==> flow/design.v <==
`timescale 1ns / 1ps
module axc_booth #(
        parameter integer NA=12,                                     
        parameter integer NB=12,                                     
        parameter integer NC=$clog2(NA)+1                            
    )(
        input   wire                 CLK,                            
        input   wire                 START,                          
        input   wire  [NA-1:0]       A_in,                           
        input   wire  [NB-1:0]       B_in,                           
        input   wire  [NC-1:0]       C_in,                           
        output  wire  [NA+NB-1:0]    N_out,                          
        output  wire                 Done_out                        
    );
reg  [NB-1:0]       B_reg;                                           
reg  [NC-1:0]       C_reg;                                           
wire [NA-1:0]       Pos_trans_wire;                                  
wire [NA-1:0]       Neg_trans_wire;                                  
reg  [NA-1:0]       Pos_trans_reg;                                   
reg  [NA-1:0]       Neg_trans_reg;                                   
wire [NA-1:0]       PE_in_wire;                                      
wire [NA-1:0]       OH_wire;                                         
reg                 Polarity_reg;                                    
reg  [NA-1:0]       PE_mask_reg;                                     
wire [NA+NB-2:0]    PP_wire;                                         
reg  [NA+NB-1:0]    Res_reg;                                         
localparam integer SC = 3;                                           
localparam STATE_IDLE   = 3'b001;
localparam STATE_START  = 3'b010;
localparam STATE_MULT   = 3'b100;
reg  [SC-1:0]       State_reg;                                       
transition_detect #( .NA(NA) ) TD_inst (.A_in(A_in), .P_out(Pos_trans_wire), .N_out(Neg_trans_wire));
wire                PE_last;                                         
reg [1:0]           Prev_PE_done;                                    
reg                 Done_reg;                                        
assign PE_in_wire = Polarity_reg ? Neg_trans_reg & PE_mask_reg : Pos_trans_reg & PE_mask_reg;
lookahead_penf_last #( .WIDTH(NA) ) PE_inst (.A_in(PE_in_wire), .OH_out(OH_wire), .last(PE_last));
assign Done_out = Done_reg;
always @( posedge CLK ) begin
    case(State_reg) 
        STATE_IDLE: begin                                            
            Prev_PE_done <= 0; 
            if(START) Done_reg <= 0;
        end
        STATE_MULT: begin                                            
            if(Prev_PE_done[0]==0 & PE_last==1) begin                
                Prev_PE_done[0] <= 1;                                
                Prev_PE_done[1] <= Polarity_reg;                     
            end                                                      
            Done_reg <= Done_reg | ((C_reg==0) | (Prev_PE_done[0] & PE_last & (Polarity_reg!=Prev_PE_done[1])));
        end
        default: Prev_PE_done <= 0;  
    endcase
end
barrel_shifter #( .NA(NA), .NB(NB) ) BS_inst (.B_in(B_reg), .S_in(OH_wire), .N_out(PP_wire));
always @( posedge CLK ) begin
    if(START) begin                                                  
        Res_reg <= 0;
    end
    else if(State_reg==STATE_MULT) begin                             
        if(!Polarity_reg) begin                                      
            Res_reg <= Res_reg + PP_wire;
        end
        else begin
            Res_reg <= Res_reg - PP_wire;
        end
    end
end
assign N_out = Res_reg;
always @( posedge CLK ) begin
    case(State_reg) 
        STATE_IDLE: begin                                       
            if(START) begin                                          
                State_reg <= STATE_START;                            
                B_reg <= B_in;                                       
                C_reg <= C_in;
                PE_mask_reg <= {NA{1'b1}};                           
                Polarity_reg <= 0;
            end
        end
        STATE_START: begin                                           
            State_reg <= STATE_MULT;                                 
            Pos_trans_reg <= Pos_trans_wire;                         
            Neg_trans_reg <= Neg_trans_wire;                    
        end
        STATE_MULT: begin                                       
            if(Done_out) begin                                       
                State_reg <= STATE_IDLE;                             
                Pos_trans_reg <= 0;
                Neg_trans_reg <= 0;
                C_reg <= 0;                                          
            end
            else begin
                PE_mask_reg <= ~OH_wire & PE_mask_reg;
                Polarity_reg <= !Polarity_reg;                       
                C_reg <= C_reg - 1;                                  
            end
        end
        default: State_reg <= STATE_IDLE;                            
    endcase
end
endmodule
`timescale 1ns / 1ps
module barrel_shifter #(
        parameter integer NA=8,
        parameter integer NB=8
    )(
        input  wire [NB-1:0]      B_in,
        input  wire [NA-1:0]      S_in,
        output wire [NA+NB-2:0]   N_out
    );
    wire [NA+NB-2:0] B_ext = {{(NA-1){B_in[NB-1]}}, B_in};           
    wire [NA+NB-2:0] shift_results[0:NA-1];                          
    reg  [NA+NB-2:0] shifted_value;                                  
    genvar i;
    generate
        for (i = 0; i < NA; i = i + 1) begin : Shift_Logic           
            assign shift_results[i] = B_ext << i;
        end
    endgenerate
    integer j;
    always @(*) begin                                                
        shifted_value = {NA+NB-1{1'b0}};                             
        for (j = 0; j < NA; j = j + 1) begin
            if (S_in[j]) begin                                       
                shifted_value = shifted_value | shift_results[j];
            end
        end
    end
    assign N_out = shifted_value;
endmodule
`timescale 1ns / 1ps
module ripple_penf_last #(
        parameter integer WIDTH = 4
    )( 
        input  wire                 stop_in,
        input  wire [WIDTH-1:0]     A_in,
        input  wire                 trailing1_in,
        output wire [WIDTH-1:0]     B_out,
        output wire                 stop_out,
        output wire                 last_out,
        output wire                 slicestop_out
    );
    wire [WIDTH-1:0] stop;
    wire [WIDTH-1:0] trailing;
    wire [WIDTH-1:0] last;
    genvar i;
    generate
        assign stop[WIDTH-1] = stop_in;
        for (i = WIDTH-1; i > 0; i = i - 1) begin
        assign B_out[i] = A_in[i] & ~stop[i];
        assign stop[i-1] = stop[i] | A_in[i];
        end
        assign B_out[0] = A_in[0] & ~stop[0];
        assign slicestop_out = stop[0] | A_in[0];
        assign stop_out = |A_in;
        assign trailing[0] = trailing1_in;
        assign last[0] = B_out[0] & ~trailing[0];
        for (i = 1; i < WIDTH; i = i + 1) begin
            assign trailing[i] = A_in[i-1] | trailing[i-1];
            assign last[i] = B_out[i] & ~trailing[i];
        end
        assign last_out = |last;
    endgenerate
endmodule
module lookahead_penf_last #(
        parameter integer WIDTH = 29
    )(
        input  wire [WIDTH-1:0] A_in,
        output wire [WIDTH-1:0] OH_out,
        output wire last
    );
    localparam integer NUM_4BIT_MODULES = WIDTH / 4;
    localparam integer REMAINING_BITS = WIDTH % 4;
    wire [NUM_4BIT_MODULES:0] stop;
    wire [NUM_4BIT_MODULES:0] lastSlice;
    wire finalStop;
    genvar i;
    generate
        if (REMAINING_BITS > 0) begin
        ripple_penf_last #(.WIDTH(REMAINING_BITS))
        u0 (.stop_in(1'b0),
            .A_in(A_in[WIDTH-1 -: REMAINING_BITS]),
            .B_out(OH_out[WIDTH-1 -: REMAINING_BITS]),
            .stop_out(stop[NUM_4BIT_MODULES]),
            .slicestop_out(),
            .trailing1_in(|stop[NUM_4BIT_MODULES-1:0]),
            .last_out(lastSlice[NUM_4BIT_MODULES])
            );
        end else begin
        assign stop[NUM_4BIT_MODULES] = 1'b0;
        assign lastSlice[NUM_4BIT_MODULES] = 1'b0;
        end
        for (i = NUM_4BIT_MODULES-1; i >= 0; i = i - 1) begin : gen4bslice
        if (i > 0) begin
            ripple_penf_last #(.WIDTH(4))
            u4b (.stop_in(|stop[NUM_4BIT_MODULES:i+1]),
                .A_in(A_in[i*4 +: 4]),
                .B_out(OH_out[i*4 +: 4]),
                .stop_out(stop[i]),
                .slicestop_out(),   
                .trailing1_in(|stop[i-1:0]),
                .last_out(lastSlice[i])
                );
        end else begin
            ripple_penf_last #(.WIDTH(4))
            u4b (.stop_in(|stop[NUM_4BIT_MODULES:i+1]),
                .A_in(A_in[i*4 +: 4]),
                .B_out(OH_out[i*4 +: 4]),
                .stop_out(stop[i]),
                .slicestop_out(finalStop),
                .trailing1_in(1'b0),
                .last_out(lastSlice[i])
                );
        end
        end
        assign last = |lastSlice | ~finalStop;
    endgenerate
endmodule
`timescale 1ns / 1ps
module transition_detect #(
        parameter NA = 6
    )(
        input   wire [NA-1:0]     A_in,                              
        output  wire [NA-1:0]     P_out,                             
        output  wire [NA-1:0]     N_out                              
    );
    assign P_out[0] = 0;                                             
    assign N_out[0] = A_in[0];                                       
    genvar i;
    generate
        for (i = 1; i < NA; i = i + 1) begin : MSB
            assign P_out[i] = ~A_in[i] &  A_in[i-1];                 
            assign N_out[i] =  A_in[i] & ~A_in[i-1];                 
        end
    endgenerate
endmodule
-- Reports on axc_booth
The steps from the RTL of axc_booth to its reports follow in flow order.
Line numbers count from 1 in the design file above.
Operators: Yosys type, input widths -> output width; for muxes data width and select width s.
Cell names lack the library's common part.
A cell with - has no value.
- top: axc_booth
- clock port: CLK
- standard-cell library: sky130hd
- timing corner: tt_025C_1v80

-- Elaborated design
Yosys after proc, flatten, opt, wreduce and memory -nomap, before mapping. Print and check cells are not counted. Equal cells are merged and count once.
- output and inout bits: 25
- noted elaborated cells: 183
- bits in registers at 84
- input bits at 31
- add/subtract/negate cells at 3
- noted equality and inequality tests: 7
- noted bitwise gates (word level): 118
- muxes and demuxes: 30
- reduce/logical cells: 14
- operators with widths (operator ; count):
    $mux 23 ; 12
    $or 23x23->23 ; 11
    $pmux 12 s2 ; 3
    $mux 12 ; 4
    $and 1x1->1 ; 47
    $not 1->1 ; 36
    $and 12x12->12 ; 3
    $add 24x23->24 ; 1
    $sub 24x23->24 ; 1
    $mux 24 ; 1
    $or 1x1->1 ; 20
    $reduce_or 8->1 ; 2
    $not 12->12 ; 1
    $reduce_or 12->1 ; 1
    $pmux 5 s2 ; 1
    $mux 5 ; 2
    $pmux 3 s3 ; 1
    $reduce_and 2->1 ; 4
    $reduce_or 4->1 ; 2
    $ne 2x2->1 const B ; 3
    $mux 3 ; 2
    $sub 5x1->5 const B ; 1
    $logic_not 5->1 ; 1
    $reduce_bool 2->1 ; 2
    $pmux 1 s2 ; 2
    $eq 3x1->1 const B ; 1
    $eq 3x2->1 const B ; 1
    $eq 3x3->1 const B ; 1
Other operator kinds: 4; their cells: 5.

-- Logic depth
Depth = most cells in a row (Yosys ltp): at word level without a register or memory, in the mapped netlist without a sequential cell, where the memories' decode and read muxes count.
- depth in word-level cells: 33
- ABC_AREA: 0
- depth in mapped cells at 24
- mapped depth without buffers at 21

-- After synthesis
Source: synth_stat.txt of the flow (Yosys; design flattened, memories mapped). It holds for the ABC_AREA given above (unset counts as 0); a run with the other value may have another netlist.
Totals and module areas in this step are rounded.
- noted cell area after synthesis: 6760 µm²
- flip-flop cells: 83
- standard cells after synthesis: 797
- noted area of sequential cells: 2230 µm²
- buffers: 48
- cell types (type ; count ; total area (µm²)):
    edfxtp_1 ; 57 ; 1.71E+03
    dfxtp_1 ; 26 ; 520.499
    ha_1 ; 26 ; 325.312
    a21oi_1 ; 57 ; 285.274
    nand2_1 ; 73 ; 274.013
    o21ai_0 ; 43 ; 215.206
    nor2_1 ; 57 ; 213.955
    nand3_1 ; 34 ; 170.163
    xnor2_1 ; 18 ; 157.651
    nor3b_1 ; 20 ; 150.144
    and3_1 ; 23 ; 143.888
    clkbuf_1 ; 38 ; 142.637
    xor2_1 ; 16 ; 140.134
    a21o_1 ; 15 ; 112.608
    mux2_2 ; 10 ; 112.608
    nor3_1 ; 22 ; 110.106
    inv_1 ; 29 ; 108.854
    and2_1 ; 16 ; 100.096
Other cell types: 59; their cells: 217.
The figures by module come from a second, unflattened synthesis with its own total; it is not the netlist above.
- cell total of the unflattened synthesis: 701
- area (unflattened synthesis): 6250 µm²
Rows give one instance, submodules left out.
- modules (module ; cells ; sequential area (µm²) ; area (µm²) ; times used):
    axc_booth ; 507 ; 2260 ; 4910 ; 1
    barrel_shifter ; 123 ; 0.0 ; 828 ; 1
    ripple_penf_last #(WIDTH=4) ; 14 ; 0.0 ; 108 ; 3
    transition_detect #(NA=12) ; 25 ; 0.0 ; 161 ; 1
    lookahead_penf_last #(WIDTH=12) ; 4 ; 0.0 ; 26.3 ; 1

-- Path before layout
Path of least setup slack by OpenSTA after synthesis, without wires, with an ideal clock, recovery checks aside; 20% of the period is set as input and as output delay. Where synthesis merged equal registers, the netlist keeps one of their names.
- kind: flip-flop to flip-flop
- start: reg Polarity_reg
- end: reg Res_reg[20]
- noted path buffers: 1
- noted time at the first pin: 0 ps
- noted arrival time: 5106 ps
- noted library setup time: 62 ps
- clock period: 10500 ps
- noted path slack: 5332 ps
- delay of the path: 5168 ps
- stages on the path: 23
- noted required time: 10438 ps
- noted synthesis period reached: 5168 ps
"delay of the path" is the arrival time less input delay plus setup time.
"stages on the path" counts driving pins, that of a launching flip-flop among them; a cell with two outputs on the path counts twice.
"synthesis period reached" = period - worst setup slack (recovery checks aside). The figure is calculated, with input and output delays left at 20% of the set period.
Between the ends stands the longest chain of elaborated cells between them, by number of cells; it is not shown to be the way that was timed. Of several equally long chains one is given.
A line is the first line of the expression or statement that the cell stems from. Yosys adds cells for indexed reads and writes and turns some case tables into memories.
A register here has more assigning lines than the two given.
- path through: edfxtp_1 buf_6 mux2_4 a222oi_1 and4_1 and2_1 a22oi_1 ha_1 and2_1 and2_1 and2_1 a31oi_1 xor2_1 ha_1 and3_1 and2_1 and2_1 a211oi_1 o211ai_1 a2111oi_0 nor2_1 a21bo_2 nand3_1
- cells in the longest elaborated chain: 32
- elaborated cells between the ends (all ways): 59
- RTL lines with such cells at 11
- classes of those cells: add/sub (2); mux (14); logic (41); reduce/logical (2)
- ends and longest elaborated chain, after synthesis (item ; RTL line ; text):
    start, declared ; 23 ; reg                 Polarity_reg;
    start, assigned ; 78 ; Polarity_reg <= 0;
    start, assigned ; 95 ; Polarity_reg <= !Polarity_reg;
    $mux 12 ; 36 ; assign PE_in_wire = Polarity_reg ? Neg_trans_reg & PE_mask_reg : Pos_trans_reg & PE_mask_reg;
    $reduce_or 8->1 ; 207 ; u4b (.stop_in(|stop[NUM_4BIT_MODULES:i+1]),
    $or 1x1->1 x3 ; 152 ; assign stop[i-1] = stop[i] | A_in[i];
    $not 1->1 ; 154 ; assign B_out[0] = A_in[0] & ~stop[0];
    $and 1x1->1 ; 154 ;
    $mux 23 ; 125 ; if (S_in[j]) begin
    $or 23x23->23 ; 126 ; shifted_value = shifted_value | shift_results[j];
    [16 not listed] ; - ;
    $mux 23 ; 125 ;
    $or 23x23->23 ; 126 ;
    $mux 23 ; 125 ;
    $or 23x23->23 ; 126 ;
    $mux 23 ; 125 ;
    $add 24x23->24 ; 62 ; Res_reg <= Res_reg + PP_wire;
    $mux 24 ; 61 ; if(!Polarity_reg) begin
    end, assigned ; 62 ;
    end, assigned ; 65 ; Res_reg <= Res_reg - PP_wire;
    end, declared ; 26 ; reg  [NA+NB-1:0]    Res_reg;

-- Path in the finished layout
Path of least setup slack in the final report of run 1 (OpenROAD, finished layout, wires in). Where an end is a register, its clock arrival counts in the times.
The path's times are printed in steps of 10 ps; the period is the one set.
- kind: flip-flop to flip-flop
- start: reg Polarity_reg
- end: reg Res_reg[23]
- noted path buffers: 4
- stages on the path: 22
- noted path slack: -1790 ps
- noted library setup time: 110 ps
- noted required time: 3520 ps
- clock period: 3280 ps
- noted arrival time: 5320 ps
- noted time at the first pin: 360 ps
Between the ends stands the longest chain of elaborated cells between them, by number of cells; it is not shown to be the way that was timed. Of several equally long chains one is given.
A register here has more assigning lines than the two given.
- path through: edfxtp_1 buf_6 mux2_2 buf_4 a222oi_1 o31ai_2 a221oi_2 buf_4 nand4_1 or2_1 or2_1 o31ai_2 xnor2_1 ha_1 a21o_1 a21oi_2 o22ai_2 a311oi_2 buf_4 nor3_1 a211oi_1 nand3_1
- cells in the longest elaborated chain: 32
- elaborated cells between the ends (all ways): 59
- RTL lines with such cells at 11
- classes of those cells: add/sub (2); mux (14); logic (41); reduce/logical (2)
- ends and longest elaborated chain, post-layout (item ; RTL line ; text):
    start, declared ; 23 ; reg                 Polarity_reg;
    start, assigned ; 78 ; Polarity_reg <= 0;
    start, assigned ; 95 ; Polarity_reg <= !Polarity_reg;
    $mux 12 ; 36 ; assign PE_in_wire = Polarity_reg ? Neg_trans_reg & PE_mask_reg : Pos_trans_reg & PE_mask_reg;
    $reduce_or 8->1 ; 207 ; u4b (.stop_in(|stop[NUM_4BIT_MODULES:i+1]),
    $or 1x1->1 x3 ; 152 ; assign stop[i-1] = stop[i] | A_in[i];
    $not 1->1 ; 154 ; assign B_out[0] = A_in[0] & ~stop[0];
    $and 1x1->1 ; 154 ;
    $mux 23 ; 125 ; if (S_in[j]) begin
    $or 23x23->23 ; 126 ; shifted_value = shifted_value | shift_results[j];
    [16 not listed] ; - ;
    $mux 23 ; 125 ;
    $or 23x23->23 ; 126 ;
    $mux 23 ; 125 ;
    $or 23x23->23 ; 126 ;
    $mux 23 ; 125 ;
    $add 24x23->24 ; 62 ; Res_reg <= Res_reg + PP_wire;
    $mux 24 ; 61 ; if(!Polarity_reg) begin
    end, assigned ; 62 ;
    end, assigned ; 65 ; Res_reg <= Res_reg - PP_wire;
    end, declared ; 26 ; reg  [NA+NB-1:0]    Res_reg;

Stored flow runs of axc_booth (2 of them; Yosys, OpenROAD, sky130hd). They differ in their settings and are not a sequence. Constraints: input delay and output delay 20% of the set period each, output load 0.01 pF.
"worst path time" = time allowed to the worst setup path (clock period - input delay - output delay, where it has them) - its slack; a late launch clock adds to it, a late capture clock takes from it.
"worst path time" is known to 10 ps.
The measured numbers are rounded.

Run 1
Settings were period_ns = 3.28; CAP_MARGIN = 20; CORE_MARGIN = 2; CORE_UTILIZATION = 40; SLEW_MARGIN = 20
- worst path time at 5070 ps
- class of the worst setup path: flip-flop to flip-flop
- worst slack on setup checks: -1790 ps
- total negative slack: -26200 ps
- die area at 18000 µm²
- final utilization at 62.4%
- std-cell area (final layout) at 10300 µm²
- chip area in the Yosys report at 6760 µm²

Run 2
Settings were period_ns = 3.08; CORE_UTILIZATION = 65; SETUP_SLACK_MARGIN = 0.25; PLACE_DENSITY_LB_ADDON = 0.19; CORE_MARGIN = 10; CELL_PAD_IN_SITES_GLOBAL_PLACEMENT = 3; CELL_PAD_IN_SITES_DETAIL_PLACEMENT = 0; TNS_END_PERCENT = 30; GPL_ROUTABILITY_DRIVEN = 1; CTS_CLUSTER_DIAMETER = 110; CAP_MARGIN = 10; SLEW_MARGIN = 5
- did not finish, placement stopped with FLW-0024
